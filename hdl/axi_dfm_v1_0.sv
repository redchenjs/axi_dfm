==> flow/design.v <==
`timescale 1ns / 1ps
module axi_dfm_v1_0(
    input logic s_axi_aclk,
    input logic s_axi_aresetn,
    input  logic [31:0] s_axi_awaddr,
    input  logic        s_axi_awvalid,
    output logic        s_axi_awready,
    input  logic [31:0] s_axi_wdata,
    input  logic        s_axi_wvalid,
    output logic        s_axi_wready,
    output logic s_axi_bvalid,
    input  logic s_axi_bready,
    input  logic [31:0] s_axi_araddr,
    input  logic        s_axi_arvalid,
    output logic        s_axi_arready,
    output logic [31:0] s_axi_rdata,
    output logic        s_axi_rvalid,
    input  logic        s_axi_rready,
    input  logic signal_in,
    output logic signal_done
);
logic [4:0] gate_en;
logic [4:0] gate_sync;
logic [31:0] gate_shift;
logic [31:0] gate_total;
logic  [4:0] raw_wr_en;
logic [63:0] raw_wr_data[5];
logic        reg_wr_en;
logic [63:0] reg_wr_data;
logic [63:0] reg_rd_data;
assign s_axi_awready = s_axi_aresetn && s_axi_awvalid && (!s_axi_bvalid || s_axi_bready);
assign s_axi_wready  = s_axi_aresetn && s_axi_wvalid  && (!s_axi_bvalid || s_axi_bready);
assign s_axi_arready = s_axi_aresetn && s_axi_arvalid && (!s_axi_rvalid || s_axi_rready);
assign signal_done = reg_wr_en;
always_ff @(posedge s_axi_aclk or negedge s_axi_aresetn)
begin
    if (!s_axi_aresetn) begin
        gate_shift <= 32'h0000_0000;
        gate_total <= 32'h0000_0000;
        reg_rd_data <= 64'h0000_0000_0000_0000;
        s_axi_bvalid <= 1'b0;
        s_axi_rvalid <= 1'b0;
        s_axi_rdata <= 32'h0000_0000;
    end else begin
        if (s_axi_awready) begin
            case (s_axi_awaddr[7:0])
                8'h00:
                    gate_shift <= s_axi_wdata;
                8'h04:
                    gate_total <= s_axi_wdata;
                default:
                    reg_rd_data <= reg_wr_data;
            endcase
        end
        if (s_axi_arready) begin
            case (s_axi_araddr[7:0])
                8'h00:
                    s_axi_rdata <= gate_shift;
                8'h04:
                    s_axi_rdata <= gate_total;
                8'h08:
                    s_axi_rdata <= reg_rd_data[31:0];
                8'h0C:
                    s_axi_rdata <= reg_rd_data[63:32];
                default:
                    s_axi_rdata <= 32'h0000_0000;
            endcase
        end
        s_axi_bvalid <= (s_axi_bvalid & ~s_axi_bready) | s_axi_awready;
        s_axi_rvalid <= (s_axi_rvalid & ~s_axi_rready) | s_axi_arready;
    end
end
startup startup(
    .clk_i(s_axi_aclk),
    .rst_n_i(s_axi_aresetn),
    .gate_sync_i(gate_sync),
    .gate_shift_i(gate_shift),
    .gate_en_o(gate_en)
);
genvar i;
generate
    for (i = 0; i < 5; i++) begin: measure_block
        measure measure(
            .clk_i(s_axi_aclk),
            .rst_n_i(s_axi_aresetn),
            .sig_clk_i(signal_in),
            .gate_en_i(gate_en[i]),
            .gate_total_i(gate_total),
            .reg_wr_en_o(raw_wr_en[i]),
            .reg_wr_data_o(raw_wr_data[i]),
            .gate_sync_o(gate_sync[i])
        );
    end
endgenerate
always_ff @(posedge s_axi_aclk or negedge s_axi_aresetn)
begin
    if (!s_axi_aresetn) begin
        reg_wr_en   <= 1'b0;
        reg_wr_data <= 64'h0000_0000_0000_0000;
    end else begin
        reg_wr_en <= raw_wr_en[0] | raw_wr_en[1] | raw_wr_en[2] | raw_wr_en[3] | raw_wr_en[4];
        case (raw_wr_en)
            5'b00001:
                reg_wr_data <= raw_wr_data[0];
            5'b00010:
                reg_wr_data <= raw_wr_data[1];
            5'b00100:
                reg_wr_data <= raw_wr_data[2];
            5'b01000:
                reg_wr_data <= raw_wr_data[3];
            5'b10000:
                reg_wr_data <= raw_wr_data[4];
            default:
                reg_wr_data <= reg_wr_data;
        endcase
    end
end
endmodule
module data_syn(
    input logic clk_i,
    input logic rst_n_i,
    input logic data_i,
    output logic data_o
);
logic data_a, data_b;
assign data_o = data_b;
always_ff @(posedge clk_i or negedge rst_n_i)
begin
    if (!rst_n_i) begin
        data_a <= 1'b0;
        data_b <= 1'b0;
    end else begin
        data_a <= data_i;
        data_b <= data_a;
    end
end
endmodule
module edge2en(
    input logic clk_i,
    input logic rst_n_i,
    input logic data_i,
    output logic pos_edge_o,
    output logic neg_edge_o,
    output logic any_edge_o
);
logic data_a, data_b;
assign pos_edge_o = ~data_b & data_a;
assign neg_edge_o = ~data_a & data_b;
assign any_edge_o =  data_a ^ data_b;
always_ff @(posedge clk_i or negedge rst_n_i)
begin
    if (!rst_n_i) begin
        data_a <= 1'b0;
        data_b <= 1'b0;
    end else begin
        data_a <= data_i;
        data_b <= data_a;
    end
end
endmodule
module measure(
    input logic clk_i,
    input logic rst_n_i,
    input logic sig_clk_i,
    input logic        gate_en_i,
    input logic [31:0] gate_total_i,
    output logic        reg_wr_en_o,
    output logic [63:0] reg_wr_data_o,
    output logic gate_sync_o
);
logic sig_clk_s;
logic sig_clk_p;
logic gate_sync;
logic gate_sync_n;
logic        gate_en;
logic [31:0] gate_cnt;
logic [31:0] sig_clk_cnt;
logic [31:0] ref_clk_cnt;
logic        reg_wr_en;
logic [63:0] reg_wr_data;
assign reg_wr_en_o   = reg_wr_en;
assign reg_wr_data_o = reg_wr_data;
assign gate_sync_o = gate_sync;
data_syn sig_clk_syn(
    .clk_i(clk_i),
    .rst_n_i(rst_n_i),
    .data_i(sig_clk_i),
    .data_o(sig_clk_s)
);
edge2en sig_clk_en(
    .clk_i(clk_i),
    .rst_n_i(rst_n_i),
    .data_i(sig_clk_s),
    .pos_edge_o(sig_clk_p)
);
edge2en gate_sync_en(
    .clk_i(clk_i),
    .rst_n_i(rst_n_i),
    .data_i(gate_sync),
    .neg_edge_o(gate_sync_n)
);
always_ff @(posedge clk_i or negedge rst_n_i)
begin
    if (!rst_n_i) begin
        gate_en  <= 1'b0;
        gate_cnt <= 32'h0000_0000;
        gate_sync <= 1'b0;
        sig_clk_cnt <= 32'h0000_0000;
        ref_clk_cnt <= 32'h0000_0000;
        reg_wr_en   <= 1'b0;
        reg_wr_data <= 64'h0000_0000_0000_0000;
    end else begin
        if (gate_sync) begin
            gate_en  <= (gate_cnt == gate_total_i) ? 1'b0 : gate_en;
            gate_cnt <= (gate_cnt == gate_total_i) ? 32'h0000_0000 : gate_cnt + 1'b1;
            gate_sync <= (sig_clk_p & ~gate_en) ? 1'b0 : gate_sync;
            sig_clk_cnt <= sig_clk_p ? sig_clk_cnt + 1'b1 : sig_clk_cnt;
            ref_clk_cnt <= ref_clk_cnt + 1'b1;
        end else begin
            gate_en  <= gate_en_i;
            gate_cnt <= 32'h0000_0000;
            gate_sync <= (sig_clk_p & gate_en) ? 1'b1 : gate_sync;
            sig_clk_cnt <= reg_wr_en ? 32'h0000_0000 : sig_clk_cnt;
            ref_clk_cnt <= reg_wr_en ? 32'h0000_0000 : ref_clk_cnt;
        end
        reg_wr_en   <= gate_sync_n;
        reg_wr_data <= gate_sync_n ? {ref_clk_cnt, sig_clk_cnt} : reg_wr_data;
    end
end
endmodule
module startup(
    input logic clk_i,
    input logic rst_n_i,
    input logic  [4:0] gate_sync_i,
    input logic [31:0] gate_shift_i,
    output logic [4:0] gate_en_o
);
logic  [4:0] gate_en;
logic [31:0] gate_cnt;
logic        gate_next;
logic        gate_done;
assign gate_en_o = gate_en;
edge2en gate_next_en(
    .clk_i(clk_i),
    .rst_n_i(rst_n_i),
    .data_i(gate_done & (gate_en == gate_sync_i)),
    .pos_edge_o(gate_next)
);
always_ff @(posedge clk_i or negedge rst_n_i)
begin
    if (!rst_n_i) begin
        gate_en   <= 5'b00000;
        gate_cnt  <= 32'h0000_0000;
        gate_done <= 1'b0;
    end else begin
        gate_en   <= gate_next ? {gate_en[3:0], (gate_sync_i != 5'b01111)} : gate_en;
        gate_cnt  <= gate_next ? 32'h0000_0000 : gate_cnt + 1'b1;
        gate_done <= gate_next ? 1'b0 : (gate_cnt == gate_shift_i) ? 1'b1 : gate_done;
    end
end
endmodule
**Reports on axi_dfm_v1_0**

Tool output for the design above, in the order of the flow.
Line numbers count from 1 in the design file above.
Operators carry their Yosys type and port widths (W data, S select, Z words).
A cell with n/a has no value.

- Top module: axi_dfm_v1_0
- Clock input: s_axi_aclk
- Library: sky130hd
- Corner: tt_025C_1v80

**Elaborated design**

Source: Yosys, flattened and elaborated. Widths are those after wreduce. Registers that Yosys merges into a memory's read port (data or address) are not register bits. Print and check cells do not count. Equal cells are merged and count once.

- Output and inout bits: 38
- Register bits after elaboration: 1096

- Bitwise operators: 41
- Add/sub/neg operators: 16
- Reduce/logical cells: 28
- Muxes and demuxes: 60
- Equality and inequality tests: 27

Operator list:

| kind | number |
|---|---|
| $mux W32 | 31 |
| $add A32 B1 Y32 const B | 16 |
| $pmux W64 S5 | 1 |
| $eq A32 B32 Y1 | 6 |
| $pmux W32 S4 | 1 |
| $mux W1 | 27 |
| $and A1 B1 Y1 | 20 |
| $ne A2 B2 Y1 const B | 8 |
| $reduce_and A2 Y1 | 8 |
| $eq A8 B3 Y1 const B | 2 |
| $eq A8 B4 Y1 const B | 2 |
| $logic_not A8 Y1 | 2 |
| $not A1 Y1 | 15 |
| $reduce_bool A2 Y1 | 6 |
| $or A1 B1 Y1 | 6 |
| $logic_and A1 B1 Y1 | 6 |
| $eq A5 B1 Y1 const B | 1 |
| $eq A5 B2 Y1 const B | 1 |
| $eq A5 B3 Y1 const B | 1 |
| $eq A5 B4 Y1 const B | 1 |
| $ne A5 B4 Y1 const B | 1 |
| $eq A5 B5 Y1 | 1 |
| $eq A5 B5 Y1 const B | 1 |
| $reduce_bool A5 Y1 | 1 |
| $ne A2 B1 Y1 const B | 2 |
| $logic_or A1 B1 Y1 | 2 |
| $logic_not A1 Y1 | 2 |
| $reduce_or A2 Y1 | 1 |

**Longest topological paths**

Depth = most cells in a row (Yosys ltp): at word level without a register or memory, in the mapped netlist without a sequential cell, where the memories' decode and read muxes count.

- Depth after elaboration: 5
- ABC_AREA: 0
- Gate-level depth with buffers: 8
- Depth with buffers taken out: 6

**Mapped cells and area**

Source: synth_stat.txt of the flow (Yosys; design flattened, memories mapped). It holds for the ABC_AREA given above (unset counts as 0); a run with the other value may have another netlist.
The area totals of this step are shown rounded.

Cell types:

| cell type | number | area in all (µm²) |
|---|---|---|
| sky130_fd_sc_hd__dfrtp_1 | 1096 | 2.74E+04 |
| sky130_fd_sc_hd__mux2_2 | 424 | 4.77E+03 |
| sky130_fd_sc_hd__xor2_1 | 345 | 3.02E+03 |
| sky130_fd_sc_hd__nor2_1 | 375 | 1407.6 |
| sky130_fd_sc_hd__nand2_1 | 360 | 1.35E+03 |
| sky130_fd_sc_hd__xnor2_1 | 146 | 1.28E+03 |
| sky130_fd_sc_hd__nand3_1 | 225 | 1126.08 |
| sky130_fd_sc_hd__nand4_1 | 157 | 982.192 |
| sky130_fd_sc_hd__a22oi_1 | 128 | 960.922 |
| sky130_fd_sc_hd__o21ai_0 | 166 | 830.797 |
| sky130_fd_sc_hd__and3_1 | 132 | 825.792 |
| sky130_fd_sc_hd__mux4_2 | 32 | 720.691 |
| sky130_fd_sc_hd__mux2i_1 | 62 | 620.595 |
| sky130_fd_sc_hd__clkbuf_1 | 163 | 611.837 |
| sky130_fd_sc_hd__and4_1 | 62 | 543.021 |
| sky130_fd_sc_hd__nor4_1 | 81 | 506.736 |
| sky130_fd_sc_hd__o21ai_1 | 80 | 400.384 |
| sky130_fd_sc_hd__mux2_1 | 29 | 326.563 |

Other cell types: 56; their cells: 548.

- Mapped area: 51500 µm²
- Mapped flip-flops: 1096
- Cells in the netlist: 4611
- Sequential area: 27400 µm²

By module: a second synthesis without flattening, with its own total; a netlist apart from the flattened one above.

- Cells (unflattened synthesis): 4579
- Area (unflattened synthesis): 52500 µm²

Each row is one instance without its submodules.

Modules:

| module | cells | area (µm²) | instances | sequential area (µm²) |
|---|---|---|---|---|
| measure | 667 | 7530 | 5 | 4080 |
| axi_dfm_v1_0 | 937 | 11400 | 1 | 5680 |
| startup | 220 | 2200 | 1 | 951 |
| edge2en | 7 | 86.3 | 11 | 50.0 |
| data_syn | 2 | 50.0 | 5 | 50.0 |

**Path before layout**

Path of least setup slack by OpenSTA after synthesis, without wires, with an ideal clock, recovery checks aside; 20% of the period is set as input and as output delay. Where synthesis merged equal registers, the netlist keeps one of their names.

- Path type: in2reg
- From: in s_axi_awaddr[5]
- To: reg gate_shift[10]
- Data arrival time: 2007 ps
- Path delay: 1662 ps
- Required time: 2225 ps
- Time at the first pin: 470 ps
- Period: 2350 ps
- Buffers on the path: 1
- Setup time: 125 ps
- Slack: 218 ps
- External input delay: 470 ps
- Driving pins on the path: 6
- Period reached after synthesis: 2132 ps

"path delay" is the arrival time less input delay plus setup time.
"driving pins on the path": output pins that drive a net of the path, with the launching flip-flop's if there is one; two outputs of one cell count as two.
"period reached after synthesis" = period - worst setup slack (recovery checks aside). The figure is calculated, with input and output delays left at 20% of the set period.
Between the ends stands the longest chain of elaborated cells between them, by number of cells; it is not shown to be the way that was timed. Of several equally long chains one is given.
A line is the first line of the expression or statement that the cell stems from. Yosys adds cells for indexed reads and writes and turns some case tables into memories.

- Cells stage by stage: sky130_fd_sc_hd__or4_1 > sky130_fd_sc_hd__nor4_4 > sky130_fd_sc_hd__nand2_1 > sky130_fd_sc_hd__nor2_4 > sky130_fd_sc_hd__buf_6 > sky130_fd_sc_hd__mux2_2
- Cells in the longest elaborated chain: 2

Ends and longest elaborated chain, post-synthesis:

| item | RTL line | source |
|---|---|---|
| start, declared | 5 | `input  logic [31:0] s_axi_awaddr,` |
| $logic_not A8 Y1 | 46 | `case (s_axi_awaddr[7:0])` |
| $reduce_and A2 Y1 | n/a |  |
| end, assigned | 38 | `gate_shift <= 32'h0000_0000;` |
| end, assigned | 48 | `gate_shift <= s_axi_wdata;` |
| end, declared | 24 | `logic [31:0] gate_shift;` |

**Path in the finished layout**

From the final timing report of job 1: the path of least setup slack in the routed layout; clock arrival at registers is part of the times.
The report prints the path's times to 10 ps; the period is as set.

- Path type: reg2reg
- From: reg gate_total[25]
- To: reg measure_block[4].measure.gate_cnt[25]
- Time at the first pin: 690 ps
- Data arrival time: 2910 ps
- Driving pins on the path: 9
- Required time: 2430 ps
- Period: 1830 ps
- Slack: -480 ps
- Buffers on the path: 3
- Setup time: 80 ps

Between the ends stands the longest chain of elaborated cells between them, by number of cells; it is not shown to be the way that was timed. Of several equally long chains one is given.
At most two assigning lines are given for a register; there are more.

- Cells stage by stage: sky130_fd_sc_hd__dfrtp_2 > sky130_fd_sc_hd__buf_4 > sky130_fd_sc_hd__xor2_1 > sky130_fd_sc_hd__nor4_1 > sky130_fd_sc_hd__nand4_1 > sky130_fd_sc_hd__o21ai_4 > sky130_fd_sc_hd__buf_4 > sky130_fd_sc_hd__buf_6 > sky130_fd_sc_hd__nor2_2
- Cells in the longest elaborated chain: 3

Ends and longest elaborated chain, post-layout:

| item | RTL line | source |
|---|---|---|
| start, declared | 25 | `logic [31:0] gate_total;` |
| start, assigned | 39 | `gate_total <= 32'h0000_0000;` |
| start, assigned | 50 | `gate_total <= s_axi_wdata;` |
| $eq A32 B32 Y1 | 215 | `gate_cnt <= (gate_cnt == gate_total_i) ? 32'h0000_0000 : gate_cnt + 1'b1;` |
| $mux W32 | 215 |  |
| $mux W32 | 213 | `if (gate_sync) begin` |
| end, assigned | 206 | `gate_cnt <= 32'h0000_0000;` |
| end, assigned | 215 |  |
| end, declared | 176 | `logic [31:0] gate_cnt;` |

Top module axi_dfm_v1_0; platform sky130hd; tools Yosys and OpenROAD; 2 stored runs in no particular order. Input and output delays are each 20% of the period that was set; the output load is 0.01 pF.
Results are given in rounded form.
Among the settings, . means not set for that run.

| setting or result | job 1 | job 2 |
|---|---|---|
| period_ns | 1.83 | 2.08 |
| CORE_UTILIZATION | 59 | 40 |
| SETUP_SLACK_MARGIN | -0.09 | 0.27 |
| PLACE_DENSITY_LB_ADDON | 0.24 | . |
| CORE_ASPECT_RATIO | 1.12 | . |
| CORE_MARGIN | 4 | 2 |
| TNS_END_PERCENT | 60 | . |
| CTS_CLUSTER_SIZE | 54 | . |
| CTS_CLUSTER_DIAMETER | 321 | . |
| SLEW_MARGIN | 35 | 20 |
| MIN_ROUTING_LAYER | met1 | . |
| CAP_MARGIN | 20 | 20 |
| summed negative setup slack (ps) | -89000 | -835 |
| worst setup slack after layout (ps) | -479 | -61 |
| standard-cell area after routing (µm²) | 62800 | 65300 |
| die outline area (µm²) | 92100 | 132000 |
| smallest hold slack (ps) | 93 | 152 |
| utilization after layout | 0.727 | 0.511 |
| cell area after synthesis (µm²) | 51500 | 51500 |
